==> flow/design.v <==
module icache_tagv_table(
    input           clk,         
    input           resetn,      
    input           wen,         
    input           valid_wdata, 
    input[19:0]     tag_wdata,   
    input[6:0]      windex,      
    input           rden,        
    input[31:0]     cpu_addr,    
    input cache_addr_ok,
    output hit                   
    );
    reg[127:0]      valids;      
    reg[19:0]       tags[0:127]; 
    genvar i;
    generate
        for(i=0; i < 128; i = i + 1) begin
            initial begin
                tags[i]=0;       
            end
        end
    endgenerate
    always@(posedge clk) begin
        if(~resetn)
            valids <= 0;         
        else begin
            if(wen) begin
                valids[windex] <= valid_wdata;
                tags[windex] <= tag_wdata;
            end
        end
    end
    reg[19:0]       reg_tag;     
    reg             reg_valid;   
    reg[31:0]       reg_cpu_addr;    
    wire[6:0]       cpu_index=cpu_addr[11:5];    
    wire[19:0]      r_cpu_tag=reg_cpu_addr[31:12];     
    always@(posedge clk) begin
        if(~resetn) begin
            reg_tag <= 0;
            reg_valid <= 0;
            reg_cpu_addr <= 0;
        end
        else begin
            if(rden) begin
                reg_tag <= tags[cpu_index];
                reg_valid <= valids[cpu_index];
                reg_cpu_addr <= cpu_addr;
            end
        end
    end
    assign hit=(r_cpu_tag == reg_tag) & reg_valid;
endmodule
**From RTL to reports: icache_tagv_table**

The steps from the RTL of icache_tagv_table to its reports follow in flow order.
Lines are those of the file above, counted from 1.
Operators carry their Yosys type and port widths (W data, S select, Z words).
Library cell names are shortened.
The mark n/a stands for no value.

- Top: icache_tagv_table
- Clock port: clk
- Library: sky130hd
- Library corner: tt_025C_1v80

**Word level**

Yosys after proc, flatten, opt, wreduce and memory -nomap, before mapping. Enables and synchronous resets that opt folds into registers are not counted as muxes. Print and check cells are not counted. Equal cells are merged and count once.
Memory sizes are those after Yosys's memory passes, which may raise the word count (mostly to a power of two), join words into wider ones and drop unused or constant bits.

- Muxes and demuxes: 6
- Div/mod/pow operators: 0
- Add/sub/neg operators: 1
- Reductions and logical operators: 1
- Multipliers: 0
- Magnitude comparators: 0
- Bitwise gates (word level): 4
- Shift-type cells: 3
- Equal/unequal tests: 1

Operator list:

| kind | count |
|---|---|
| $shift A1 B8 Y128 | 1 |
| $shift A1 B8 Y128 const A | 1 |
| $and A128 B128 Y128 | 1 |
| $or A128 B128 Y128 | 1 |
| $shiftx A128 B7 Y1 | 1 |
| $not A128 Y128 | 1 |
| $mux W20 | 2 |
| $eq A20 B20 Y1 | 1 |
| $mux W7 | 2 |
| $neg A7 Y8 | 1 |
| $mux W1 | 2 |
| $and A1 B1 Y1 | 1 |
| $logic_not A1 Y1 | 1 |

- Bits in registers: 161
- Output and inout port bits: 1
- Latch bits: 0
- Clocked read ports x word width: 20
- ROM bits: 0
- Bits in writable memories: 2,560
- Memories: 1

Memories:

| memory | words | width | read ports | write ports | line | source |
|---|---|---|---|---|---|---|
| tags | 128 | 20 | 1 | 1 | 14 | `reg[19:0]       tags[0:127];` |

**Depth**

Yosys ltp: most cells in a row. Word level: on the elaborated netlist, between registers, memories and ports. Mapped: between sequential cells and ports; inverters and the memories' decode and read muxes count.

- Depth after elaboration: 5
- ABC_AREA: 1
- Depth in mapped cells: 15
- Depth with buffers taken out: 15

**Netlist**

The flow's flattened synthesis, as Yosys stat reports it; memories are mapped. The netlist is that of the ABC_AREA named above (0 if unset); the other value can give another one.
The area totals of this step are shown rounded.

Cells by type:

| cell | count | total area (um2) |
|---|---|---|
| edfxtp_1 | 2,560 | 7.69E+04 |
| nand3_1 | 2,777 | 1.39E+04 |
| nand2_1 | 2,891 | 1.09E+04 |
| dfxtp_1 | 169 | 3.38E+03 |
| clkbuf_1 | 420 | 1.58E+03 |
| nor2_1 | 266 | 998.458 |
| o21ai_0 | 153 | 765.734 |
| inv_1 | 167 | 626.851 |
| buf_2 | 124 | 620.595 |
| buf_1 | 126 | 472.954 |
| o211ai_1 | 62 | 465.446 |
| a21oi_1 | 38 | 190.182 |
| a31oi_1 | 20 | 125.12 |
| nor3_1 | 20 | 100.096 |
| xor2_1 | 7 | 61.309 |
| a211oi_1 | 8 | 60.058 |
| xor2_4 | 2 | 55.053 |
| ha_1 | 4 | 50.048 |

Other cell types: 22; their cells: 68.

- Mapped cells: 9,882
- Chip area (Yosys): 0.11 mm2
- Buffer cells: 674
- Sequential area: 0.08 mm2
- Flip-flop cells: 2,729

**Timing after synthesis**

OpenSTA on the mapped netlist: ideal clock, no wires. The path of least setup slack (recovery checks aside). Input and output delay are each 20% of the period. Register names are those of the netlist, which keeps one name where synthesis merged equal registers.

- Kind: input to register
- From: input windex[2]
- To: memory tags[64][0]
- Stages on the path: 5
- Delay of the path: 2.837 ns
- Time at the first pin: 1.254 ns
- Path buffers: 0
- Arrival time: 3.641 ns
- Data required time: 5.820 ns
- Period: 6.27 ns
- Slack: 2.179 ns
- Synthesis period reached: 4.091 ns

"delay of the path" = arrival - input delay + setup time.
"stages on the path" counts driving pins, that of a launching flip-flop among them; a cell with two outputs on the path counts twice.
"synthesis period reached" = period - worst setup slack (recovery checks aside). The figure is calculated, with input and output delays left at 20% of the set period.
Between the ends stands the longest chain of elaborated cells between them, by number of cells; it is not shown to be the way that was timed. Of several equally long chains one is given.
Each line given opens the expression or statement behind the cell; cells for indexed reads and writes are added by Yosys, which also makes memories of some case tables.

- Path through: nor2_1 > nand2_4 > inv_2 > nand2_4 > nor4_1
- Length of the longest elaborated chain: 2

Ends and longest elaborated chain, post-synthesis:

| element | line | source |
|---|---|---|
| start, declared | 7 | `input[6:0]      windex,` |
| $mux W7 | 27 | `if(wen) begin` |
| $mux W7 | 24 | `if(~resetn)` |
| end, declared | 14 | `reg[19:0]       tags[0:127];` |

**Timing after layout**

From the final timing report of run 1: the path of least setup slack in the routed layout; clock arrival at registers is part of the times.

- Kind: register to output
- From: register reg_cpu_addr[13]
- To: output hit
- Period: 5.55 ns
- Stages on the path: 10
- Arrival time: 3.77 ns
- Slack: 0.67 ns
- Data required time: 4.44 ns
- Path buffers: 3
- Time at the first pin: 0.85 ns

Between the ends stands the longest chain of elaborated cells between them, by number of cells; it is not shown to be the way that was timed. Of several equally long chains one is given.

- Path through: dfxtp_1 > xor2_1 > nor2_1 > nand4_1 > nor4_1 > buf_4 > nand4_1 > nor2_1 > buf_4 > clkdlybuf4s50_1
- Length of the longest elaborated chain: 2

Ends and longest elaborated chain, post-layout:

| element | line | source |
|---|---|---|
| start, declared | 35 | `reg[31:0]       reg_cpu_addr;` |
| start, assigned | 42 | `reg_cpu_addr <= 0;` |
| start, assigned | 48 | `reg_cpu_addr <= cpu_addr;` |
| $eq A20 B20 Y1 | 52 | `assign hit=(r_cpu_tag == reg_tag) & reg_valid;` |
| $and A1 B1 Y1 | 52 |  |
| end, declared | 11 | `output hit` |

Data sheet: physical implementation of icache_tagv_table

Settings and measured results of 2 stored flow runs for module icache_tagv_table (sky130hd), not sorted in any way. The constraints put input and output delay at 20% of the set period each and load the outputs with 0.01 pF.
By "achieved period" is meant the clock period of the run minus its worst setup slack. This is arithmetic on one report: input and output delays are still those of the set period (20% each).
"time of the worst setup path": the worst setup path's part of the clock period (all of it between registers, 20% less for each end at a port) less its slack. A launch clock that arrives late makes it longer, a capture clock that arrives late makes it shorter.
"total power of the final layout": no workload was simulated; the value follows from the tool's default switching activity.
The results are shown rounded.

### Run 1

==> flow/run.sh <==
#!/bin/bash
# the make line also repeats the synthesis and layout settings of config.mk as NAME=value (left out here)
make -C /OpenROAD-flow-scripts/flow DESIGN_CONFIG=/design/flow/config.mk WORK_HOME=/design/flow/orfs CLKGATE_MAP_FILE= finish
==> flow/config.mk <==
export PLATFORM = sky130hd
export DESIGN_NAME = icache_tagv_table
export DESIGN_NICKNAME = icache_tagv_table
export VERILOG_FILES = /design/flow/design.v
export SDC_FILE = /design/flow/constraint.sdc
export NUM_CORES = 4
export LEC_CHECK = 0
export ABC_AREA = 1
export CAP_MARGIN = 10
export CORE_ASPECT_RATIO = 0.88
export CORE_MARGIN = 4
export CORE_UTILIZATION = 15
export HOLD_SLACK_MARGIN = 0.14
export MAX_ROUTING_LAYER = met5
export MIN_ROUTING_LAYER = met1
export PLACE_DENSITY = 0.58
export SLEW_MARGIN = 20
export TNS_END_PERCENT = 15
==> flow/constraint.sdc <==
create_clock -name core_clock -period 5.55 [get_ports {clk}]
set_input_delay 1.1100 -clock core_clock [delete_from_list [all_inputs] [get_ports {clk}]]
set_output_delay 1.1100 -clock core_clock [all_outputs]
set_load 0.01 [all_outputs]

Results of run 1:
- Total power of the final layout: 44,000 uW
- Time of the worst setup path: 3.77 ns
- Worst setup path type: register to output
- Standard-cell area of the final layout: 0.13 mm2
- Die area: 0.76 mm2
- Final worst hold slack: 0.45 ns
- Setup slack of the worst path: 0.67 ns
- Post-route setup TNS: 0.000 ns
- Achieved period: 4.883 ns
- Synthesized cell area: 0.11 mm2

### Run 2

==> flow/run.sh <==
#!/bin/bash
# the make line also repeats the synthesis and layout settings of config.mk as NAME=value (left out here)
make -C /OpenROAD-flow-scripts/flow DESIGN_CONFIG=/design/flow/config.mk WORK_HOME=/design/flow/orfs CLKGATE_MAP_FILE= finish
==> flow/config.mk <==
export PLATFORM = sky130hd
export DESIGN_NAME = icache_tagv_table
export DESIGN_NICKNAME = icache_tagv_table
export VERILOG_FILES = /design/flow/design.v
export SDC_FILE = /design/flow/constraint.sdc
export NUM_CORES = 4
export LEC_CHECK = 0
export ABC_AREA = 0
export CAP_MARGIN = 15
export CORE_ASPECT_RATIO = 1.18
export CORE_MARGIN = 2
export CORE_UTILIZATION = 20
export CTS_CLUSTER_DIAMETER = 371
export CTS_CLUSTER_SIZE = 67
export MAX_ROUTING_LAYER = met4
export PLACE_DENSITY_LB_ADDON = 0.11
export SLEW_MARGIN = 15
==> flow/constraint.sdc <==
create_clock -name core_clock -period 2.05 [get_ports {clk}]
set_input_delay 0.4100 -clock core_clock [delete_from_list [all_inputs] [get_ports {clk}]]
set_output_delay 0.4100 -clock core_clock [all_outputs]
set_load 0.01 [all_outputs]

Results of run 2:
- Total power of the final layout: 91,000 uW
- Time of the worst setup path: 2.45 ns
- Worst setup path type: register to output
- Standard-cell area of the final layout: 0.13 mm2
- Die area: 0.54 mm2
- Final worst hold slack: 0.10 ns
- Setup slack of the worst path: -0.81 ns
- Post-route setup TNS: -3.6 ns
- Achieved period: 2.863 ns
- Synthesized cell area: 0.11 mm2
